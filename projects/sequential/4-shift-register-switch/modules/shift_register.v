==> flow/design.v <==
module ShiftRegister #(parameter WIDTH = 16, parameter DIV = 4) (
    input wire clk_100MHz,
    input wire serial_in,
    output reg [WIDTH-1:0] parallel_out
);
    wire reclk;
    ClockDivider #(.DIV(DIV)) Divider (.clk(clk_100MHz), .reclk(reclk));
    reg [WIDTH-1:0] values = {{WIDTH - 1} {1'b0}};
    always @(posedge clk_100MHz) begin
        if (reclk) begin
            values <= {serial_in, values[WIDTH-1:1]};
        end
        parallel_out <= values;
    end
endmodule
module ClockDivider #(parameter DIV = 1, parameter CLOCK_FREQ = 100_000_000) (
    input wire clk,
    output reg reclk
);
    parameter LIMIT = CLOCK_FREQ / DIV;
    parameter WIDTH = $clog2(LIMIT);
    parameter ZERO = {{WIDTH} {1'b0}};
    parameter MAX = LIMIT - 1'b1;
    reg [WIDTH-1:0] counter = ZERO;
    always @(posedge clk) begin
        if (counter == MAX) begin
            reclk <= 1'b1;
            counter <= ZERO;
        end
        else begin
            reclk <= 1'b0;
            counter <= counter + 1;
        end
    end
endmodule
# == Tool chain data of ShiftRegister ==
# Tool output for the design above, in the order of the flow.
# Line numbers count from 1 in the design file above.
# A cell with -- has no value.
# inputs
top,ShiftRegister
clk_port,clk_100MHz
cell_library,sky130hd
lib_corner,tt_025C_1v80

# == Word-level counts ==
# Yosys after proc, flatten, opt, wreduce and memory -nomap, before mapping. Enables and synchronous resets that opt folds into registers are not counted as muxes. Memory bits, and registers merged into a memory's read port (data or address), are not among the register bits. Print and check cells are not counted. Equal cells are merged and count once.
# op_classes
n_addsub,1
n_eq,1
mux,1
# op_table
operator,count
25-bit by 1-bit adder with 25-bit output with constant B,1
25-bit equality test with constant B,1
1-bit two-way mux,1
# word_totals
ff_bits,58
input_bits,2
output_inout_bits,16
elab_cells,7

# == Depth ==
# Longest topological path by Yosys (ltp), each cell counted once; first at word level (registers and memories cut), then after technology mapping (sequential cells cut; the memories' decode and read muxes count).
# depth
depth_word,2
abc_area,1
depth_mapped,9
ltp_nobuf,9

# == After synthesis ==
# Source: synth_stat.txt of the flow (Yosys; design flattened, memories mapped). It holds for the ABC_AREA given above (unset counts as 0); a run with the other value may have another netlist.
# Totals and module areas in this step are rounded.
# types
type,count,type_area_um2
sky130_fd_sc_hd__dfxtp_1,42,840.806
sky130_fd_sc_hd__edfxtp_1,16,480.461
sky130_fd_sc_hd__nand2_1,55,206.448
sky130_fd_sc_hd__nor2_1,41,153.898
sky130_fd_sc_hd__inv_1,31,116.362
sky130_fd_sc_hd__xor2_1,9,78.826
sky130_fd_sc_hd__nand3_1,15,75.072
sky130_fd_sc_hd__nor2_4,4,45.043
sky130_fd_sc_hd__nor2_2,5,31.28
sky130_fd_sc_hd__xnor2_1,3,26.275
sky130_fd_sc_hd__a21oi_1,5,25.024
sky130_fd_sc_hd__nand2_2,4,25.024
sky130_fd_sc_hd__nor3_1,4,20.019
sky130_fd_sc_hd__ha_1,1,12.512
sky130_fd_sc_hd__nand4_1,2,12.512
sky130_fd_sc_hd__o21ai_0,2,10.01
sky130_fd_sc_hd__and2_1,1,6.256
# mapped
cell_count,240
synth_area_um2,2170
sequential_area_um2,1320
ffs,58
buf_cells,0

# == Worst setup path after synthesis ==
# Path of least setup slack by OpenSTA after synthesis, without wires, with an ideal clock, recovery checks aside; 20% of the period is set as input and as output delay. Where synthesis merged equal registers, the netlist keeps one of their names.
# synth_timing
kind,register to register
from,register Divider.counter[0]
to,register Divider.counter[19]
period_ps,2260
setup_time_ps,114
t_first_pin_ps,0
arrival_time_ps,1212
required_time_ps,2146
path_slack_ps,934
path_delay_ps,1326
path_stages,9
n_path_buf,0
synth_period_reached_ps,1326
# "path_delay_ps" = arrival - input delay + setup time.
# "path_stages" counts driving pins, that of a launching flip-flop among them; a cell with two outputs on the path counts twice.
# "synth_period_reached_ps" = period - worst setup slack (recovery checks aside). The figure is calculated, with input and output delays left at 20% of the set period.
# Between the ends stands the longest chain of elaborated cells between them, by number of cells; it is not shown to be the way that was timed. Of several equally long chains one is given.
# A line is the first line of the expression or statement that the cell stems from. Yosys adds cells for indexed reads and writes and turns some case tables into memories.
# synth_via
path_cell_list,sky130_fd_sc_hd__dfxtp_1 -> sky130_fd_sc_hd__ha_1 -> sky130_fd_sc_hd__nand2_1 -> sky130_fd_sc_hd__nor2_4 -> sky130_fd_sc_hd__nand2_2 -> sky130_fd_sc_hd__nor2_1 -> sky130_fd_sc_hd__nand3_1 -> sky130_fd_sc_hd__inv_1 -> sky130_fd_sc_hd__nor2_1
elab_chain_cells,1
cells_between,2
lines_between,2
classes_between,add/sub: 1; eq/ne: 1
# synth_lines
item,line,text
from (decl),24,reg [WIDTH-1:0] counter = ZERO;
from (assign),28,counter <= ZERO;
from (assign),32,counter <= counter + 1;
25-bit by 1-bit adder with 25-bit output,32,
to (assign),28,
to (assign),32,
to (decl),24,

# == Path in the finished layout ==
# Path of least setup slack in the final report of run A (OpenROAD, finished layout, wires in). Where an end is a register, its clock arrival counts in the times.
# The report prints the path's times to 10 ps; the period is as set.
# layout_timing
kind,register to register
from,register Divider.counter[0]
to,register Divider.counter[6]
period_ps,1800
setup_time_ps,120
t_first_pin_ps,320
arrival_time_ps,1610
required_time_ps,2000
path_slack_ps,380
path_stages,9
n_path_buf,0
# Between the ends stands the longest chain of elaborated cells between them, by number of cells; it is not shown to be the way that was timed. Of several equally long chains one is given.
# layout_via
path_cell_list,sky130_fd_sc_hd__dfxtp_4 -> sky130_fd_sc_hd__ha_4 -> sky130_fd_sc_hd__nand2_2 -> sky130_fd_sc_hd__nor2_4 -> sky130_fd_sc_hd__inv_1 -> sky130_fd_sc_hd__nor2_1 -> sky130_fd_sc_hd__nand3_1 -> sky130_fd_sc_hd__nor2_4 -> sky130_fd_sc_hd__a21oi_1
elab_chain_cells,1
cells_between,2
lines_between,2
classes_between,add/sub: 1; eq/ne: 1
# layout_lines
item,line,text
from (decl),24,reg [WIDTH-1:0] counter = ZERO;
from (assign),28,counter <= ZERO;
from (assign),32,counter <= counter + 1;
25-bit by 1-bit adder with 25-bit output,32,
to (assign),28,
to (assign),32,
to (decl),24,

# 2 stored runs of ShiftRegister in the flow (synthesis by Yosys, layout by OpenROAD, sky130hd cells), in arbitrary order. Constraints: input delay and output delay 20% of the set period each, output load 0.01 pF.
# "timing.achieved_period_ps" means the clock period less the worst setup slack. The figure is calculated, with input and output delays left at 20% of the set period.
# "worst_path_ps" is the time allowed to the run's worst setup path (the clock period less input and output delay, where it has them) less its slack. Clock arrival times count: a late capture clock shortens it, a late launch clock lengthens it.
# "worst_path_ps" is known to 10 ps.
# Results are given in rounded form.
# Among the settings, -- means not set for that run.
# Among the results, -- means that no value is shown for the run.
setting or result,run A,run B
period_ns,1.8,1.51
CORE_UTILIZATION,51,47
SETUP_SLACK_MARGIN,0.45,--
HOLD_SLACK_MARGIN,0.1,0.19
CORE_ASPECT_RATIO,1.17,--
CELL_PAD_IN_SITES_DETAIL_PLACEMENT,0,2
ABC_AREA,1,0
MAX_ROUTING_LAYER,met5,met4
CAP_MARGIN,20,15
CORE_MARGIN,2,2
SLEW_MARGIN,20,20
PLACE_DENSITY,--,0.76
TNS_END_PERCENT,--,100
MIN_ROUTING_LAYER,--,met2
hold_worst_slack_ps,354,--
die_area_um2,4790,--
finalUtil_frac,0.684,--
worst_setup_slack_ps,385,--
timing.achieved_period_ps,1415,--
worst_path_ps,1420,--
worstPathKind,register to register,--
layout_stdcell_area_um2,2780,--
synth_chip_area_um2,2170,--
# Run B: did not finish, clock tree synthesis stopped with DPL-0033
